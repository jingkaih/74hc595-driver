==> flow/design.v <==
`timescale 1ns / 1ps
module HC595_driver(
    clk, rst_n, p_data, s_data, sclk, rclk
    );
    input wire clk;
    input wire rst_n;
    input wire [15:0] p_data; 
    output wire sclk; 
    output reg s_data; 
    output reg rclk; 
    reg [1:0] divider_cnt;
    always @(posedge clk, negedge rst_n) begin
        if(!rst_n)
            divider_cnt <= 0;
        else if(divider_cnt == 3)
            divider_cnt <= 0;
        else
            divider_cnt <= divider_cnt + 1;
    end
    assign sclk = (divider_cnt == 1 | divider_cnt == 2)?1:0;
    wire sclk_impulse;
    assign sclk_impulse = (divider_cnt == 1);
    reg [4:0] sclk_impulse_cnt;
    always @(posedge clk, negedge rst_n) begin
        if(!rst_n)
            sclk_impulse_cnt <= 0;
        else if(sclk_impulse_cnt == 17)
            sclk_impulse_cnt <= 0;
        else if(sclk_impulse == 1)
            sclk_impulse_cnt <= sclk_impulse_cnt + 1;
        else
            sclk_impulse_cnt <= sclk_impulse_cnt;
    end
    always @(*) begin
        case (sclk_impulse_cnt)
            0: begin
                rclk <= 1;
                s_data <= 1;
            end
            1: begin
                rclk <= 0;
                s_data <= p_data[15];
            end
            2: begin
                rclk <= 0;
                s_data <= p_data[14];
            end
            3: begin
                rclk <= 0;
                s_data <= p_data[13];
            end
            4: begin
                rclk <= 0;
                s_data <= p_data[12];
            end
            5: begin
                rclk <= 0;
                s_data <= p_data[11];
            end
            6: begin
                rclk <= 0;
                s_data <= p_data[10];
            end
            7: begin
                rclk <= 0;
                s_data <= p_data[9];
            end
            8: begin
                rclk <= 0;
                s_data <= p_data[8];
            end
            9: begin
                rclk <= 0;
                s_data <= p_data[7];
            end
            10: begin
                rclk <= 0;
                s_data <= p_data[6];
            end
            11: begin
                rclk <= 0;
                s_data <= p_data[5];
            end
            12: begin
                rclk <= 0;
                s_data <= p_data[4];
            end
            13: begin
                rclk <= 0;
                s_data <= p_data[3];
            end
            14: begin
                rclk <= 0;
                s_data <= p_data[2];
            end
            15: begin
                rclk <= 0;
                s_data <= p_data[1];
            end
            16: begin
                rclk <= 0;
                s_data <= p_data[0];
            end
            17: begin
                rclk <= 1;
                s_data <= 1;
            end
            default: begin
                rclk <= 0;
                s_data <= 1;
            end    
        endcase
    end
endmodule
From RTL to reports: HC595_driver --
Tool output for the design above, in the order of the flow. Lines are those of the file above, counted from 1. Library cell names are shortened. A cell with - has no value.
Inputs: design top HC595_driver, clock clk, cell library sky130hd, library corner tt_025C_1v80

After elaboration --
Counts by Yosys on the flattened word-level netlist (proc, flatten, opt, wreduce; memories kept). Register bits leave out memories and registers merged into their read ports (data or address). Print and check cells are left out. Cells with the same type and inputs are merged into one.
Storage and ports: register bits 7, input bits 18, output and inout port bits 3, elaborated cells 34
Cells by class: add/subtract/negate cells 2, equal/unequal tests 20, muxes and demuxes 6, bitwise operators 1, reduce/logical cells 3
Operator list (count):
- 5-bit by 4-bit equality test with 1-bit output (second input constant) | 8
- 5-bit by 3-bit equality test with 1-bit output (second input constant) | 4
- 1-bit case mux with 16-bit select | 1
- 5-bit by 2-bit equality test with 1-bit output (second input constant) | 2
- 5-bit equality test (second input constant) | 2
- 5-bit two-way mux | 2
- 5-bit by 1-bit adder with 5-bit output (second input constant) | 1
- 5-bit by 1-bit equality test with 1-bit output (second input constant) | 1
- 5-bit logical NOT | 1
- 2-bit equality test (second input constant) | 2
- 2-bit by 1-bit adder with 2-bit output (second input constant) | 1
- 2-bit by 1-bit equality test with 1-bit output (second input constant) | 1
- 2-bit nonzero test | 1
- 2-bit OR reduction | 1
- 2-bit two-way mux | 1
- 1-bit two-way mux | 2
- 1-bit OR | 1

Longest topological paths --
Longest topological path by Yosys (ltp), each cell counted once; first at word level (registers and memories cut), then after technology mapping (sequential cells cut; the memories' decode and read muxes count).
Logic depth: word-level depth 3, ABC_AREA 0, depth in mapped cells 7, mapped depth without buffers 7

After synthesis --
The flow's flattened synthesis, as Yosys stat reports it; memories are mapped. The netlist is that of the ABC_AREA named above (0 if unset); the other value can give another one. The area totals of this step are shown rounded.
Mapped netlist: mapped cells 63, mapped area 574 sq um, sequential part of the area 175 sq um, flip-flop cells 7, buffer cells 3
Cells by type:
- dfrtp_1 | count 7, total area 175.168 sq um
- ha_1 | count 7, total area 87.584 sq um
- nand2_1 | count 7, total area 26.275 sq um
- inv_1 | count 6, total area 22.522 sq um
- nor2_1 | count 6, total area 22.522 sq um
- mux2i_1 | count 2, total area 20.019 sq um
- xnor2_1 | count 2, total area 17.517 sq um
- a2111oi_2 | count 1, total area 15.014 sq um
- a21boi_1 | count 2, total area 15.014 sq um
- mux2_4 | count 1, total area 15.014 sq um
- nand3b_1 | count 2, total area 15.014 sq um
- a221o_1 | count 1, total area 10.01 sq um
- and3b_2 | count 1, total area 10.01 sq um
- o21ai_0 | count 2, total area 10.01 sq um
- o311a_1 | count 1, total area 10.01 sq um
- or4b_1 | count 1, total area 10.01 sq um
- a221oi_1 | count 1, total area 8.758 sq um
- a22o_1 | count 1, total area 8.758 sq um
Not listed: further types 11, cells in them 12.

Worst setup path after synthesis --
OpenSTA on the mapped netlist: ideal clock, no wires. The path of least setup slack (recovery checks aside). Input and output delay are each 20% of the period. Register names are those of the netlist, which keeps one name where synthesis merged equal registers.
Timing post-synthesis: kind register to output, start register sclk_impulse_cnt[0], end output s_data, period 3400 ps, external output delay 680 ps, time at the first pin 0 ps, arrival 1733 ps, required time 2720 ps, slack 987 ps, path delay 1733 ps, stages on the path 7, path buffers 0, synthesis period reached 2413 ps
"path delay" is the arrival time less input delay plus setup time. At an output port there is no setup time. "stages on the path" counts driving pins, that of a launching flip-flop among them; a cell with two outputs on the path counts twice. "synthesis period reached" = period - worst setup slack (recovery checks aside). The figure is calculated, with input and output delays left at 20% of the set period. Between the ends stands the longest chain of elaborated cells between them, by number of cells; it is not shown to be the way that was timed. Of several equally long chains one is given. A line is the first line of the expression or statement that the cell stems from. Yosys adds cells for indexed reads and writes and turns some case tables into memories. At most two assigning lines are given for a register; there are more.
Between the ends, post-synthesis: path through dfrtp_1 > inv_1 > ha_1 > a22o_1 > a221o_1 > a2111oi_2 > o21ai_1, length of the longest elaborated chain 2, elaborated cells between the ends (all ways) 17, source lines of those cells 1, those cells by class 16 x eq/ne; 1 x mux
Ends and longest elaborated chain, post-synthesis:
- from (decl) | RTL line 23 | reg [4:0] sclk_impulse_cnt;
- from (assign) | RTL line 30 | sclk_impulse_cnt <= sclk_impulse_cnt + 1;
- from (assign) | RTL line 32 | sclk_impulse_cnt <= sclk_impulse_cnt;
- 5-bit equality test | RTL line 35 | case (sclk_impulse_cnt)
- 1-bit case mux with 16-bit select | RTL line 35
- to (decl) | RTL line 9 | output reg s_data;

Worst path after layout --
From the final timing report of record 1: the path of least setup slack in the routed layout; clock arrival at registers is part of the times. The path's times are printed in steps of 10 ps; the period is the one set.
Timing after layout: kind register to output, start register sclk_impulse_cnt[0], end output s_data, period 1820 ps, external output delay 360 ps, time at the first pin 250 ps, arrival 1960 ps, required time 1460 ps, slack -500 ps, stages on the path 8, path buffers 1
Between the ends stands the longest chain of elaborated cells between them, by number of cells; it is not shown to be the way that was timed. Of several equally long chains one is given. At most two assigning lines are given for a register; there are more.
Between the ends, after layout: path through dfrtp_2 > inv_4 > ha_4 > a22o_1 > a221o_1 > a2111oi_2 > o21ai_1 > buf_2, length of the longest elaborated chain 2, elaborated cells between the ends (all ways) 17, source lines of those cells 1, those cells by class 16 x eq/ne; 1 x mux
Ends and longest elaborated chain, after layout:
- from (decl) | RTL line 23 | reg [4:0] sclk_impulse_cnt;
- from (assign) | RTL line 30 | sclk_impulse_cnt <= sclk_impulse_cnt + 1;
- from (assign) | RTL line 32 | sclk_impulse_cnt <= sclk_impulse_cnt;
- 5-bit equality test | RTL line 35 | case (sclk_impulse_cnt)
- 1-bit case mux with 16-bit select | RTL line 35
- to (decl) | RTL line 9 | output reg s_data;

==> runs of HC595_driver <==
2 stored runs of HC595_driver in the flow (synthesis by Yosys, layout by OpenROAD, sky130hd cells), in arbitrary order. Constraints: input delay and output delay 20% of the set period each, output load 0.01 pF.
"achieved clock period" = clock period - worst setup slack. The figure is calculated, with input and output delays left at 20% of the set period.
By "power" is meant OpenSTA's value without simulated activity: inputs other than the clock are taken to toggle once in ten clock periods, and the tool carries that through the logic.
Results are given in rounded form.
[record 1] settings: period_ns=1.82, CORE_UTILIZATION=21, PLACE_DENSITY_LB_ADDON=0.0, CORE_ASPECT_RATIO=1.17, CORE_MARGIN=4, CELL_PAD_IN_SITES_GLOBAL_PLACEMENT=2, CELL_PAD_IN_SITES_DETAIL_PLACEMENT=1, TNS_END_PERCENT=60, GPL_TIMING_DRIVEN=0, SLEW_MARGIN=30, MIN_ROUTING_LAYER=met2, CAP_MARGIN=20
[record 1] result: chip area after synthesis (Yosys) 574 sq um, die area 3640 sq um, utilization 33.9%, worst setup slack after layout -499 ps, power 0.000346 W, achieved clock period 2319 ps
[record 2] settings: period_ns=1.4, CORE_UTILIZATION=40, SETUP_SLACK_MARGIN=0.05, PLACE_DENSITY=0.77, CORE_ASPECT_RATIO=1.13, CORE_MARGIN=4, CELL_PAD_IN_SITES_DETAIL_PLACEMENT=2, GPL_ROUTABILITY_DRIVEN=1, CTS_CLUSTER_DIAMETER=300, CAP_MARGIN=5, MIN_ROUTING_LAYER=met1, SLEW_MARGIN=20
[record 2] result: did not finish, placement stopped with DPL-0033
