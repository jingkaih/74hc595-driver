==> flow/design.v <==
`timescale 1ns / 1ps
module hex8(
    clk, rst_n, disp_en, disp_data, sel, seg
    );
    input clk;
    input rst_n;
    input [31:0] disp_data; 
    input disp_en;
    output reg [7:0] sel; 
    output reg [7:0] seg; 
    reg [15:0] divider_cnt; 
    reg divide_clk;
    reg [2:0] sel_cnt; 
    reg [3:0] data_tmp;
    always @(posedge clk, negedge rst_n) begin
        if(!rst_n)
            divider_cnt <= 0;
        else if(!disp_en)
            divider_cnt <= 0;
        else if(divider_cnt == 49999)
            divider_cnt <= 0;
        else
            divider_cnt <= divider_cnt + 1;
    end
    always @(posedge clk, negedge rst_n) begin
        if(!rst_n)
            divide_clk <= 0;
        else if(divider_cnt == 49998)
            divide_clk <= 1;
        else
            divide_clk <= 0;
    end
    always @(posedge clk, negedge rst_n) begin
        if(!rst_n)
            sel_cnt <= 3'b000;
        else if(divider_cnt == 49998)
            sel_cnt <= sel_cnt + 1;
        else
            sel_cnt <= sel_cnt;
    end
    always @(*) begin
        if(!rst_n)
            sel = 8'b0000_0000;
        else if(!disp_en)
            sel = 8'b0000_0000;
        else case (sel_cnt)
            3'b000: sel = 8'b0000_0001;
            3'b001: sel = 8'b0000_0010;
            3'b010: sel = 8'b0000_0100;
            3'b011: sel = 8'b0000_1000;
            3'b100: sel = 8'b0001_0000;
            3'b101: sel = 8'b0010_0000;
            3'b110: sel = 8'b0100_0000;
            3'b111: sel = 8'b1000_0000;
            default: sel = 8'b0000_0000;
        endcase
    end
    always @(*) begin
        case (sel)
            8'b0000_0001: data_tmp = disp_data[3:0];
            8'b0000_0010: data_tmp = disp_data[7:4];
            8'b0000_0100: data_tmp = disp_data[11:8];
            8'b0000_1000: data_tmp = disp_data[15:12];
            8'b0001_0000: data_tmp = disp_data[19:16];
            8'b0010_0000: data_tmp = disp_data[23:20];
            8'b0100_0000: data_tmp = disp_data[27:24];
            8'b1000_0000: data_tmp = disp_data[31:28];
            default: data_tmp = 4'h8; 
        endcase
    end
    always @(*) begin
        case (data_tmp)
            4'h0: seg = 8'b11000000;
            4'h1: seg = 8'b11111001;
            4'h2: seg = 8'b10100100;
            4'h3: seg = 8'b10110000;
            4'h4: seg = 8'b10011001;
            4'h5: seg = 8'b10010010;
            4'h6: seg = 8'b10000010;
            4'h7: seg = 8'b11111000;
            4'h8: seg = 8'b10000000;
            4'h9: seg = 8'b10010000;
            4'ha: seg = 8'b10001000;
            4'hb: seg = 8'b10000011;
            4'hc: seg = 8'b11000110;
            4'hd: seg = 8'b10100001;
            4'he: seg = 8'b10000110;
            4'hf: seg = 8'b10001110;
            default: seg = 8'b00000000;
        endcase
    end
endmodule
# Step by step through the tools: hex8
# What the tools print for hex8, step after step.
# Line numbers count from 1 in the design file above.
# Operators: Yosys type, input widths -> output width; for muxes data width and select width s.
# Cell names lack the library's common part.
# Not given: --
dict set report setup {
  top {hex8}
  clock {clk}
  library {sky130hd}
  lib_corner {tt_025C_1v80}
}

# Word level
# Counts by Yosys on the flattened word-level netlist (proc, flatten, opt, wreduce; memories kept). Register bits leave out memories and registers merged into their read ports (data or address); mux counts leave out enables and synchronous resets folded into registers. Print and check cells are left out. Cells with the same type and inputs are merged into one.
# Memory sizes are those after Yosys's memory passes, which may raise the word count (mostly to a power of two), join words into wider ones and drop unused or constant bits.
dict set report classes {
  n_addsub 2
  equal 10
  n_mux 5
}
# operator count
set ops {}
lappend ops {{$eq 16x16->1 const B} 2}
lappend ops {{$pmux 4 s8} 1}
lappend ops {{$mux 16} 2}
lappend ops {{$add 16x1->16 const B} 1}
lappend ops {{$mux 8} 2}
lappend ops {{$eq 8x1->1 const B} 1}
lappend ops {{$eq 8x2->1 const B} 1}
lappend ops {{$eq 8x3->1 const B} 1}
lappend ops {{$eq 8x4->1 const B} 1}
lappend ops {{$eq 8x5->1 const B} 1}
lappend ops {{$eq 8x6->1 const B} 1}
lappend ops {{$eq 8x7->1 const B} 1}
lappend ops {{$eq 8x8->1 const B} 1}
lappend ops {{$add 3x1->3 const B} 1}
dict set report bits {
  mem_count 2
  ff_bits 19
  out_inout_bits 16
  input_bits 35
  rom_bits 176
}
# memory words width rd wr line
set mem_list {}
lappend mem_list {{(no name shown)} 16 7 1 0 72} ;# case (data_tmp)
lappend mem_list {{(no name shown)} 8 8 1 0 46} ;# else case (sel_cnt)

# Logic depth
# Longest topological path by Yosys (ltp), each cell counted once; first at word level (registers and memories cut), then after technology mapping (sequential cells cut; the memories' decode and read muxes count).
dict set report depth {
  ltp_word 4
  ABC_AREA 0
  depth_mapped 12
  ltp_nobuf 11
}

# Mapped cells and area
# Yosys stat after the flow's synthesis: flattened, memories mapped to cells. It holds for the ABC_AREA given above (unset counts as 0); a run with the other value may have another netlist.
# cell_type count
set by_type {}
lappend by_type {dfrtp_1 19}
lappend by_type {ha_1 14}
lappend by_type {mux2i_1 14}
lappend by_type {nor2_1 26}
lappend by_type {xor2_1 9}
lappend by_type {xnor2_1 7}
lappend by_type {nand3_1 11}
lappend by_type {inv_1 14}
lappend by_type {and3_1 7}
lappend by_type {nand2_1 9}
lappend by_type {o22ai_1 5}
lappend by_type {a22oi_1 4}
lappend by_type {o221ai_1 3}
lappend by_type {nand4_1 4}
lappend by_type {buf_6 2}
lappend by_type {mux2_2 2}
lappend by_type {nand2b_1 3}
lappend by_type {a22o_1 2}
# Not listed: further types 26, cells in them 31.
dict set report synth_totals {
  ff_cells 19
  mapped_cells 186
  mapped_area_mm2 0.0016341
  sequential_area_mm2 0.0004755
}

# Worst setup path after synthesis
# Path of least setup slack by OpenSTA after synthesis, without wires, with an ideal clock, recovery checks aside; 20% of the period is set as input and as output delay. Where synthesis merged equal registers, the netlist keeps one of their names.
dict set report synth_path {
  path_type {flip-flop to output port}
  startpoint {register sel_cnt[2]}
  endpoint {output seg[0]}
  arrival_time_ns 2.512
  output_delay_ns 0.634
  stages 12
  path_delay_ns 2.512
  period_ns 3.17
  required_ns 2.536
  path_slack_ns 0.024
  period_less_setup_slack_ns 3.146
}
# "path_delay_ns" is the arrival time less input delay plus setup time.
# A path that ends at an output port has no setup time.
# "stages": output pins that drive a net of the path, with the launching flip-flop's if there is one; two outputs of one cell count as two.
# "period_less_setup_slack_ns" = period - worst setup slack (recovery checks aside). The figure is calculated, with input and output delays left at 20% of the set period.
# The rows between start and end are the longest chain of elaborated cells between them; the timing report does not say that the signal goes this way. Where chains are equally long, one stands for them.
# Each line given opens the expression or statement behind the cell; cells for indexed reads and writes are added by Yosys, which also makes memories of some case tables.
# The chain passes a memory read, where the word-level depth is cut; so it can be longer than that depth.
# At most two assigning lines are given for a register; there are more.
dict set report synth_between {
  path_cell_list {dfrtp_1 buf_2 inv_1 ha_1 and2b_1 a22oi_1 o22ai_1 a31oi_1 inv_1 ha_1 or3b_1 o221a_2}
  elab_chain_len 6
}
# item line
set synth_lines {}
lappend synth_lines {{from (decl)} 13} ;# reg [2:0] sel_cnt;
lappend synth_lines {{from (assign)} 37} ;# sel_cnt <= sel_cnt + 1;
lappend synth_lines {{from (assign)} 39} ;# sel_cnt <= sel_cnt;
lappend synth_lines {{$mem_v2 8x8} 46} ;# else case (sel_cnt)
lappend synth_lines {{$mux 8} 44} ;# else if(!disp_en)
lappend synth_lines {{$mux 8} 42} ;# if(!rst_n)
lappend synth_lines {{$eq 8x8->1} 59} ;# case (sel)
lappend synth_lines {{$pmux 4 s8} 59}
lappend synth_lines {{$mem_v2 16x7} 72} ;# case (data_tmp)
lappend synth_lines {{to (decl)} 10} ;# output reg [7:0] seg;

# Worst path after layout
# Path of least setup slack in the final report of run A (OpenROAD, finished layout, wires in). Where an end is a register, its clock arrival counts in the times.
dict set report layout_path {
  path_type {input port to output port}
  startpoint {input disp_en}
  endpoint {output seg[0]}
  arrival_time_ns 3.91
  required_ns 4.31
  stages 10
  path_slack_ns 0.40
  input_delay_ns 1.08
  period_ns 5.39
  output_delay_ns 1.08
}
# The rows between start and end are the longest chain of elaborated cells between them; the timing report does not say that the signal goes this way. Where chains are equally long, one stands for them.
# The chain passes a memory read, where the word-level depth is cut; so it can be longer than that depth.
dict set report layout_between {
  path_cell_list {clkdlybuf4s50_1 and2_2 nand3b_1 o22ai_1 a21oi_1 inv_1 ha_1 or3b_1 o221a_2 clkdlybuf4s50_1}
  elab_chain_len 5
}
# item line
set layout_lines {}
lappend layout_lines {{from (decl)} 8} ;# input disp_en;
lappend layout_lines {{$mux 8} 44} ;# else if(!disp_en)
lappend layout_lines {{$mux 8} 42} ;# if(!rst_n)
lappend layout_lines {{$eq 8x8->1} 59} ;# case (sel)
lappend layout_lines {{$pmux 4 s8} 59}
lappend layout_lines {{$mem_v2 16x7} 72} ;# case (data_tmp)
lappend layout_lines {{to (decl)} 10} ;# output reg [7:0] seg;

; Top module hex8; platform sky130hd; tools Yosys and OpenROAD; 2 stored runs in no particular order. Input and output delays are each 20% of the period that was set; the output load is 0.01 pF.
; "timing.achieved_period_ns" = clock period - worst setup slack. The figure is calculated, with input and output delays left at 20% of the set period.
; "worstPathTime_ns": the worst setup path's part of the clock period (all of it between registers, 20% less for each end at a port) less its slack. A launch clock that arrives late makes it longer, a capture clock that arrives late makes it shorter.
; "power_total_mw" rests on the timing tool's default activity at the inputs, not on a simulated workload.

[run A: settings]
period_ns = 5.39
CORE_UTILIZATION = 25
CORE_ASPECT_RATIO = 0.65
CELL_PAD_IN_SITES_DETAIL_PLACEMENT = 1
ABC_AREA = 0
GPL_ROUTABILITY_DRIVEN = 0
CTS_CLUSTER_SIZE = 23
SLEW_MARGIN = 30
CAP_MARGIN = 20
CORE_MARGIN = 2
[run A: results]
ys_area_mm2 = 0.0016341
timing.achieved_period_ns = 4.991
worstPathTime_ns = 2.84
worstPathKind = input port to output port
final_setup_tns_ns = 0.000
power_total_mw = 0.3171
die_mm2 = 0.0072141
worst_setup_slack_ns = 0.399
layout_utilization_pct = 36.3

[run B: settings]
period_ns = 2.83
CAP_MARGIN = 20
CORE_MARGIN = 2
CORE_UTILIZATION = 40
SLEW_MARGIN = 20
[run B: results]
ys_area_mm2 = 0.0016341
timing.achieved_period_ns = 3.182
worstPathTime_ns = 2.62
worstPathKind = flip-flop to output port
final_setup_tns_ns = -2.159
power_total_mw = 0.6204
die_mm2 = 0.0046124
worst_setup_slack_ns = -0.352
layout_utilization_pct = 66.1
